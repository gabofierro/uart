==> flow/design.v <==
module vga_pwm (
    input ADC_CLK_10,
    input MAX10_CLK1_50,
    input MAX10_CLK2_50,
    output reg [3:0] VGA_R,
    output reg [3:0] VGA_G,
    output reg [3:0] VGA_B,
    output VGA_HS,
    output VGA_VS,
    output [7:0] HEX0,
    output [7:0] HEX1,
    output [7:0] HEX2,
    output [7:0] HEX3,
    output [7:0] HEX4,
    output [7:0] HEX5,
    input [1:0] KEY,
    output [9:0] LEDR,
    input [9:0] SW,
    output GSENSOR_CS_N,
    input [2:1] GSENSOR_INT,
    output GSENSOR_SCLK,
    inout GSENSOR_SDI,
    inout GSENSOR_SDO,
    output [1:0] GPIO   
);
localparam SPI_CLK_FREQ = 200;
localparam UPDATE_FREQ = 1;
wire reset_n = KEY[0];
wire clk, spi_clk, spi_clk_out;
wire data_update;
wire signed [15:0] data_x, data_y, data_z;
PLL ip_inst (
    .inclk0(MAX10_CLK1_50),
    .c0(clk),
    .c1(spi_clk),
    .c2(spi_clk_out)
);
spi_control #(.SPI_CLK_FREQ(SPI_CLK_FREQ), .UPDATE_FREQ(UPDATE_FREQ))
spi_ctrl (
    .reset_n(reset_n), .clk(clk), .spi_clk(spi_clk), .spi_clk_out(spi_clk_out),
    .data_update(data_update),
    .data_x(data_x), .data_y(data_y), .data_z(data_z),
    .SPI_SDI(GSENSOR_SDI), .SPI_SDO(GSENSOR_SDO), .SPI_CSN(GSENSOR_CS_N),
    .SPI_CLK(GSENSOR_SCLK), .interrupt()
);
reg [7:0] duty_cycle_x = 0;   
reg signed [15:0] prev_x = 0;   
always @(posedge clk) begin
    if (data_x != prev_x) begin
        if (data_x > prev_x) begin
            duty_cycle_x <= (duty_cycle_x < 100) ? duty_cycle_x + 5 : 100;
        end else begin
            duty_cycle_x <= (duty_cycle_x > 0) ? duty_cycle_x - 5 : 0;
        end
        prev_x <= data_x;
    end
end
pwm pwm_x (
    .clk(MAX10_CLK1_50),
    .enable(1),
    .duty_cycle(duty_cycle_x),
    .PWM(GPIO[0])
);
endmodule
module pwm (
    input clk,                   
    input enable,                
    input [7:0] duty_cycle,      
    output reg PWM               
);
    reg [7:0] counter = 0;
    always @(posedge clk) begin
        if (enable) begin
            counter <= counter + 1;
            PWM <= (counter < duty_cycle) ? 1 : 0;
        end else begin
            PWM <= 0;
        end
    end
endmodule
; Tool chain data of pwm
; The steps from the RTL of pwm to its reports follow in flow order.
; Line numbers count from 1 in the design file above.
; Library cell names are shortened.
; A cell with n/a has no value.
[design]
design = pwm
clock_port = clk
cell_library = sky130hd
corner = tt_025C_1v80

; Word level
; Source: Yosys, flattened and elaborated, memories not mapped. Widths are those after wreduce; folded enables and synchronous resets count as part of the registers. Registers that Yosys merges into a memory's read port (data or address) are not register bits. Print and check cells do not count. Equal cells are merged and count once.
[classes]
n_cmp = 1
mux = 1
addsub = 1
[op_table]
columns = cell, count
row1 = adder 8 x 1 -> 8 bit (second input constant), 1
row2 = less-than comparator 8 bit, 1
row3 = two-way mux 1 bit, 1
[bits]
inputBits = 10
regBits = 9
elab_cells = 5
output_inout_bits = 1

; Longest topological paths
; Yosys ltp: most cells in a row. Word level: on the elaborated netlist, between registers, memories and ports. Mapped: between sequential cells and ports; inverters and the memories' decode and read muxes count.
[logic_depth]
depth_word = 2
ABC_AREA = 0
mapped_depth = 5
depth_no_buf = 5

; Synthesis result
; Yosys stat after the flow's synthesis: flattened, memories mapped to cells. It holds for the ABC_AREA given above (unset counts as 0); a run with the other value may have another netlist.
[mapped]
seq_area_um2 = 260.2
area_um2 = 550.5
buf_cells = 0
stdcells = 45
flip_flops = 9
[types]
columns = type, count, area_total_um2
row1 = edfxtp_1, 8, 240.23
row2 = ha_1, 8, 100.096
row3 = xnor2_1, 4, 35.034
row4 = inv_1, 8, 30.029
row5 = dfxtp_1, 1, 20.019
row6 = xor2_1, 2, 17.517
row7 = a221oi_2, 1, 15.014
row8 = a211oi_2, 1, 12.512
row9 = o2111a_1, 1, 11.261
row10 = nand3_1, 2, 10.01
row11 = and4_1, 1, 8.758
row12 = a21o_1, 1, 7.507
row13 = nor3b_1, 1, 7.507
row14 = o211ai_1, 1, 7.507
row15 = and3_1, 1, 6.256
row16 = nand2b_1, 1, 6.256
row17 = nand4_1, 1, 6.256
row18 = o21ai_1, 1, 5.005
row19 = nand2_1, 1, 3.754

; Path before layout
; OpenSTA on the mapped netlist: ideal clock, no wires. The path of least setup slack (recovery checks aside). Input and output delay are each 20% of the period. Register names are those of the netlist, which keeps one name where synthesis merged equal registers.
[synth_timing]
path_type = register -> register
start = reg counter[3]
end = reg PWM
t_arrival_ns = 1.248
setup_slack_ns = 0.625
stages = 5
path_buffers = 0
path_delay_ns = 1.334
setup_ns = 0.086
period_ns = 1.96
t_first_pin_ns = 0.000
required_time_ns = 1.874
synth_period_reached_ns = 1.335
; "path_delay_ns" is the arrival time less input delay plus setup time.
; "stages" counts driving pins, that of a launching flip-flop among them; a cell with two outputs on the path counts twice.
; "synth_period_reached_ns" = period - worst setup slack (recovery checks aside). The figure is calculated, with input and output delays left at 20% of the set period.
; Between the ends stands the longest chain of elaborated cells between them, by number of cells; it is not shown to be the way that was timed. Of several equally long chains one is given.
; Each line given opens the expression or statement behind the cell; cells for indexed reads and writes are added by Yosys, which also makes memories of some case tables.
[synth_via]
cell_sequence = edfxtp_1 -> ha_1 -> a211oi_2 -> o21ai_1 -> a221oi_2
elab_chain_cells = 2
cells_between = 2
lines_between = 1
cone_classes = 1 x compare; 1 x mux
[synth_lines]
columns = element, line
row1 = from (decl), 71  ; reg [7:0] counter = 0;
row2 = from (assign), 74  ; counter <= counter + 1;
row3 = less-than comparator 8 bit, 75  ; PWM <= (counter < duty_cycle) ? 1 : 0;
row4 = two-way mux 1 bit, 75
row5 = to (assign), 75
row6 = to (assign), 77  ; PWM <= 0;
row7 = to (decl), 69  ; output reg PWM

; Worst path after layout
; Path of least setup slack in the final report of entry A (OpenROAD, finished layout, wires in). Where an end is a register, its clock arrival counts in the times.
[layout_timing]
path_type = input -> register
start = in duty_cycle[3]
end = reg PWM
t_first_pin_ns = 0.34
t_arrival_ns = 1.72
setup_slack_ns = 0.14
required_time_ns = 1.86
period_ns = 1.69
setup_ns = 0.08
input_delay_ns = 0.34
path_buffers = 1
stages = 6
; Between the ends stands the longest chain of elaborated cells between them, by number of cells; it is not shown to be the way that was timed. Of several equally long chains one is given.
[layout_via]
cell_sequence = clkdlybuf4s50_1 -> inv_1 -> ha_1 -> a211oi_2 -> o21ai_1 -> a221oi_2
elab_chain_cells = 2
cells_between = 2
lines_between = 1
cone_classes = 1 x compare; 1 x mux
[layout_lines]
columns = element, line
row1 = from (decl), 68  ; input [7:0] duty_cycle,
row2 = less-than comparator 8 bit, 75  ; PWM <= (counter < duty_cycle) ? 1 : 0;
row3 = two-way mux 1 bit, 75
row4 = to (assign), 75
row5 = to (assign), 77  ; PWM <= 0;
row6 = to (decl), 69  ; output reg PWM

; Top module pwm; platform sky130hd; tools Yosys and OpenROAD; 2 stored runs in no particular order. Input and output delays are each 20% of the period that was set; the output load is 0.01 pF.
; "achievedPeriod_ns" is the run's clock period less its worst setup slack. It is reckoned from that one timing run; input and output delays stay at 20% of the period that was set.
; "worst_path_time_ns" = time allowed to the worst setup path (clock period - input delay - output delay, where it has them) - its slack; a late launch clock adds to it, a late capture clock takes from it.
; "design_power_mw": no workload was simulated; the value follows from the tool's default switching activity.

[entry A: settings]
period_ns = 1.69
SETUP_SLACK_MARGIN = 0.02
CAP_MARGIN = 20
CORE_MARGIN = 2
CORE_UTILIZATION = 40
SLEW_MARGIN = 20
[entry A: results]
total_die_area_um2 = 1689.2
tns_setup_ns = 0.000
final_hold_ws_ns = 0.610
final_cell_area_um2 = 695.7
synthesis_area_um2 = 550.5
design_power_mw = 0.5641
achievedPeriod_ns = 1.550
timing.setup.ws_ns = 0.140
worst_path_time_ns = 1.21
worst_path_kind = input -> register

[entry B: settings]
period_ns = 1.07
CORE_UTILIZATION = 24
SETUP_SLACK_MARGIN = 0.12
PLACE_DENSITY_LB_ADDON = 0.2
HOLD_SLACK_MARGIN = 0.03
TNS_END_PERCENT = 15
GPL_TIMING_DRIVEN = 0
CTS_CLUSTER_DIAMETER = 37
SLEW_MARGIN = 40
CAP_MARGIN = 20
CORE_MARGIN = 2
[entry B: results]
total_die_area_um2 = 2693.1
tns_setup_ns = -0.935
final_hold_ws_ns = 0.546
final_cell_area_um2 = 764.5
synthesis_area_um2 = 550.5
design_power_mw = 0.9355
achievedPeriod_ns = 1.329
timing.setup.ws_ns = -0.259
worst_path_time_ns = 1.33
worst_path_kind = register -> register
